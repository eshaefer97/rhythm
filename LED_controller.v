==> flow/design.v <==
`timescale 1ns / 1ps
module LED_controller#(
	parameter ms_wait  	= 99,
  	parameter ms_clk1_a 	= 100,
	parameter ms_clk11_a 	= 140
	)
	(
    output reg dat_out,
	input wire	reset,
	input wire 	clk,
	input wire 	enable,
    input wire [23:0] 	led1,
    input wire [23:0] 	led2,
    input wire [23:0] 	led3,
    input wire [23:0] 	led4,
    input wire [23:0] 	led5,
    input wire [23:0] 	led6,
    input wire [23:0] 	led7,
    input wire [23:0] 	led8
    );
	reg [15:0] bit_state, LED_state;  
	reg [4:0] GRB_state;
	reg led_bit;  
	reg LED_reset;  
	reg [23:0] GRB_reg;  
	always @(posedge clk) begin  
		if (reset) begin
			bit_state <= 1'b0;
			dat_out   <= 1'b0;
		end else begin
			if (LED_reset) begin
				dat_out <= 1'b0;
			end else begin  
				if (~led_bit) begin  
					case (bit_state) 
						0: begin
							dat_out <= 1'b1;
						end
						35: begin  
							dat_out <= 1'b0;
						end
						endcase
				end else begin  
						case (bit_state) 
						0: begin
							dat_out <= 1'b1;
						end
						70: begin   
							dat_out <= 1'b0;
						end
						endcase
				end  
			end 
			if (bit_state==125)  
				bit_state<=0;	
			else 
				bit_state<=bit_state+1;
	 end
end
always @(posedge clk) begin  
		if (reset) begin
			GRB_state <= 23'b0;
		end else begin
			if (bit_state==1) begin  
				led_bit<=GRB_reg[GRB_state];  
				GRB_state<=GRB_state+1;
				if (GRB_state == 23)  
					GRB_state <= 0; 
			end
	 end
end
always @(posedge clk) begin  
		if (reset) begin
			LED_state   <= 16'b0;
		end else begin
		if (GRB_state==23 &&  bit_state==0) begin
				LED_state<=LED_state+1;  
				case (LED_state) 
					0: begin
						GRB_reg <= led1;
						LED_reset <= 1'b0;
					end
					1: begin
						GRB_reg <= led2;
					end
					2: begin
						GRB_reg <= led3;
					end
					3: begin
						GRB_reg <= led4;
					end
					4: begin
						GRB_reg <= led5;
					end
					5: begin
						GRB_reg <= led6;
					end
					6: begin
						GRB_reg <= led7;
					end
					7: begin
						GRB_reg <= led8;
					end
					8: begin   
						GRB_reg <= 24'b0;
						LED_reset <=1'b1;
					end
					9: begin
						GRB_reg <= 24'b0;
					end
					endcase
			if (LED_state == 9)  
					LED_state <= 0; 
			if (~enable)
				GRB_reg <= 24'b0;
		end
	end 
end
endmodule
[Step by step through the tools: LED_controller]
The steps from the RTL of LED_controller to its reports follow in flow order.
Lines are those of the file above, counted from 1.
Operators carry their Yosys type and port widths (W data, S select, Z words).
The mark n/a stands for no value.
Design
  top module: LED_controller
  clock: clk
  library: sky130hd
  corner: tt_025C_1v80

[After elaboration]
Counts by Yosys on the flattened word-level netlist (proc, flatten, opt, wreduce; memories kept). Register bits leave out memories and registers merged into their read ports (data or address). Print and check cells are left out. Cells with the same type and inputs are merged into one.
Word-level totals
  elaborated cells: 47
  register bits after elaboration: 64
  output and inout port bits: 1
  input port bits: 195
Cells by class
  multiplexer cells: 7
  reduce/logical cells: 12
  shifts and indexed selects: 1
  add/sub/neg operators: 3
  eq/ne operators: 16
  bitwise operators: 1
Operators with widths (count)
  $pmux W24 S9: 1
  $eq A16 B3 Y1 const B: 4
  $add A16 B1 Y16 const B: 2
  $eq A16 B1 Y1 const B: 2
  $eq A16 B2 Y1 const B: 2
  $eq A16 B4 Y1 const B: 2
  $eq A16 B7 Y1 const B: 2
  $logic_not A16 Y1: 2
  $shiftx A24 B5 Y1: 1
  $eq A16 B6 Y1 const B: 1
  $mux W16: 1
  $ne A10 B2 Y1 const B: 1
  $reduce_or A2 Y1: 3
  $reduce_and A3 Y1: 2
  $pmux W1 S2: 3
  $add A5 B1 Y5 const B: 1
  $eq A5 B5 Y1 const B: 1
  $mux W5: 1
  $reduce_and A2 Y1: 2
  $ne A3 B1 Y1 const B: 1
  $reduce_bool A3 Y1: 1
  $reduce_bool A2 Y1: 1
  $logic_and A1 B1 Y1: 1
  $not A1 Y1: 1
  $mux W1: 1

[Longest topological paths]
Depth = most cells in a row (Yosys ltp): at word level without a register or memory, in the mapped netlist without a sequential cell, where the memories' decode and read muxes count.
Logic depth
  depth after elaboration: 4
  ABC_AREA: 0
  mapped depth: 10
  gate-level depth less buffers: 7

[Netlist]
The flow's flattened synthesis, as Yosys stat reports it; memories are mapped. The netlist is that of the ABC_AREA named above (0 if unset); the other value can give another one.
Cells by type
  sky130_fd_sc_hd__edfxtp_1: count 26, area in all 780.749 um^2
  sky130_fd_sc_hd__dfxtp_1: count 38, area in all 760.73 um^2
  sky130_fd_sc_hd__a22o_1: count 25, area in all 218.96 um^2
  sky130_fd_sc_hd__nor2_1: count 47, area in all 176.419 um^2
  sky130_fd_sc_hd__xnor2_1: count 20, area in all 175.168 um^2
  sky130_fd_sc_hd__nand3_1: count 30, area in all 150.144 um^2
  sky130_fd_sc_hd__a21oi_1: count 29, area in all 145.139 um^2
  sky130_fd_sc_hd__a22oi_1: count 18, area in all 135.13 um^2
  sky130_fd_sc_hd__mux4_2: count 6, area in all 135.13 um^2
  sky130_fd_sc_hd__a222oi_1: count 12, area in all 120.115 um^2
  sky130_fd_sc_hd__a221oi_1: count 13, area in all 113.859 um^2
  sky130_fd_sc_hd__o22a_1: count 13, area in all 113.859 um^2
  sky130_fd_sc_hd__ha_1: count 9, area in all 112.608 um^2
  sky130_fd_sc_hd__nand2_1: count 30, area in all 112.608 um^2
  sky130_fd_sc_hd__clkbuf_1: count 26, area in all 97.594 um^2
  sky130_fd_sc_hd__o21ai_0: count 18, area in all 90.086 um^2
  sky130_fd_sc_hd__nand4_1: count 13, area in all 81.328 um^2
  sky130_fd_sc_hd__nor3_1: count 15, area in all 75.072 um^2
Not listed: further types 37, cells in them 111.
Synthesis totals
  cells in the netlist: 499
  flip-flops: 64
  buffer cells: 42
  mapped area: 4411.7 um^2

[Worst setup path after synthesis]
OpenSTA on the mapped netlist: ideal clock, no wires. The path of least setup slack (recovery checks aside). Input and output delay are each 20% of the period. Register names are those of the netlist, which keeps one name where synthesis merged equal registers.
Timing path post-synthesis
  kind: register -> register
  start point: reg LED_state[0]
  end point: reg GRB_reg[0]
  path buffers: 1
  data arrival time: 3.083 ns
  setup slack: 0.292 ns
  stages on the path: 9
  time at the first pin: 0.000 ns
  delay of the path: 3.518 ns
  period: 3.81 ns
  period reached after synthesis: 3.518 ns
"delay of the path" is the arrival time less input delay plus setup time.
"stages on the path" counts driving pins, that of a launching flip-flop among them; a cell with two outputs on the path counts twice.
"period reached after synthesis" is the clock period less the worst setup slack; recovery checks do not enter. This is arithmetic on one report: input and output delays are still those of the set period (20% each).
The rows between start and end are the longest chain of elaborated cells between them; the timing report does not say that the signal goes this way. Where chains are equally long, one stands for them.
Each line given opens the expression or statement behind the cell; cells for indexed reads and writes are added by Yosys, which also makes memories of some case tables.
A register here has more assigning lines than the two given.
The path ends at the enable pin of a flip-flop; only ways to that pin are counted.
On the way, post-synthesis
  cell sequence: sky130_fd_sc_hd__dfxtp_1 -> sky130_fd_sc_hd__inv_1 -> sky130_fd_sc_hd__ha_1 -> sky130_fd_sc_hd__clkbuf_1 -> sky130_fd_sc_hd__o21ai_0 -> sky130_fd_sc_hd__a22oi_1 -> sky130_fd_sc_hd__a21oi_1 -> sky130_fd_sc_hd__o21a_1 -> sky130_fd_sc_hd__nor3_1
  length of the longest elaborated chain: 4
RTL lines, path post-synthesis
  from (decl): line 21  | reg [15:0] bit_state, LED_state;
  from (assign): line 74  | LED_state <= 16'b0;
  from (assign): line 77  | LED_state<=LED_state+1;
  $eq A16 B4 Y1: line 78  | case (LED_state)
  $reduce_or A2 Y1
  $ne A10 B2 Y1
  $reduce_and A3 Y1
  to (assign): line 80  | GRB_reg <= led1;
  to (assign): line 84  | GRB_reg <= led2;
  to (decl): line 25  | reg [23:0] GRB_reg;

[Timing after layout]
Path of least setup slack in the final report of job 2 (OpenROAD, finished layout, wires in). Where an end is a register, its clock arrival counts in the times.
Timing path after layout
  kind: register -> register
  start point: reg LED_state[0]
  end point: reg GRB_reg[19]
  period: 4.3 ns
  time at the first pin: 0.36 ns
  path buffers: 0
  data arrival time: 3.90 ns
  setup slack: 0.53 ns
  stages on the path: 8
The rows between start and end are the longest chain of elaborated cells between them; the timing report does not say that the signal goes this way. Where chains are equally long, one stands for them.
A register here has more assigning lines than the two given.
Ways into the end's enable are left out, as the timed path ends at the data pin.
On the way, after layout
  cell sequence: sky130_fd_sc_hd__dfxtp_1 -> sky130_fd_sc_hd__inv_1 -> sky130_fd_sc_hd__ha_1 -> sky130_fd_sc_hd__o21ai_0 -> sky130_fd_sc_hd__a22oi_1 -> sky130_fd_sc_hd__and2_1 -> sky130_fd_sc_hd__o221ai_1 -> sky130_fd_sc_hd__o221a_2
  length of the longest elaborated chain: 3
RTL lines, path after layout
  from (decl): line 21  | reg [15:0] bit_state, LED_state;
  from (assign): line 74  | LED_state <= 16'b0;
  from (assign): line 77  | LED_state<=LED_state+1;
  $eq A16 B4 Y1: line 78  | case (LED_state)
  $reduce_or A2 Y1
  $pmux W24 S9: line 78
  to (assign): line 80  | GRB_reg <= led1;
  to (assign): line 84  | GRB_reg <= led2;
  to (decl): line 25  | reg [23:0] GRB_reg;

Wiki page: LED_controller / flow data

Module LED_controller, platform sky130hd: 2 stored runs of the flow (Yosys, OpenROAD) with differing settings, in no particular order. Input and output delays are each 20% of the period that was set; the output load is 0.01 pF.
"reached clock period" means the clock period less the worst setup slack. The figure is calculated, with input and output delays left at 20% of the set period.
By "time of the worst setup path" is meant the share of the clock period that the worst setup path is allowed (20% is reserved at inputs, 20% at outputs), minus its slack. Clock arrival times at its registers enter into it.
"overall power" is the tool's figure for a default switching activity; nothing was simulated.

==> job 1: settings <==
{ "period_ns": 2.78, "CORE_UTILIZATION": 64, "SETUP_SLACK_MARGIN": 0.69, "PLACE_DENSITY_LB_ADDON": 0.02, "HOLD_SLACK_MARGIN": 0.15, "CORE_ASPECT_RATIO": 1.66, "CORE_MARGIN": 3, "ABC_AREA": 1, "SLEW_MARGIN": 15, "MAX_ROUTING_LAYER": "met5", "CAP_MARGIN": 20 }
==> job 1: results <==
did not finish, placement stopped with FLW-0024

==> job 2: settings <==
{ "period_ns": 4.3, "CORE_UTILIZATION": 58, "CAP_MARGIN": 20, "CORE_MARGIN": 2, "SLEW_MARGIN": 20 }
==> job 2: results <==
time of the worst setup path: 3.77 ns
critical path kind: register -> register
utilization after routing: 90.0%
standard-cell area after routing: 6563.8 um^2
chip area after synthesis (Yosys): 4411.7 um^2
lowest hold slack: 0.416 ns
full die area: 8320.2 um^2
reached clock period: 3.768 ns
overall power: 1.512 mW
smallest setup slack: 0.532 ns
total negative slack: 0.000 ns
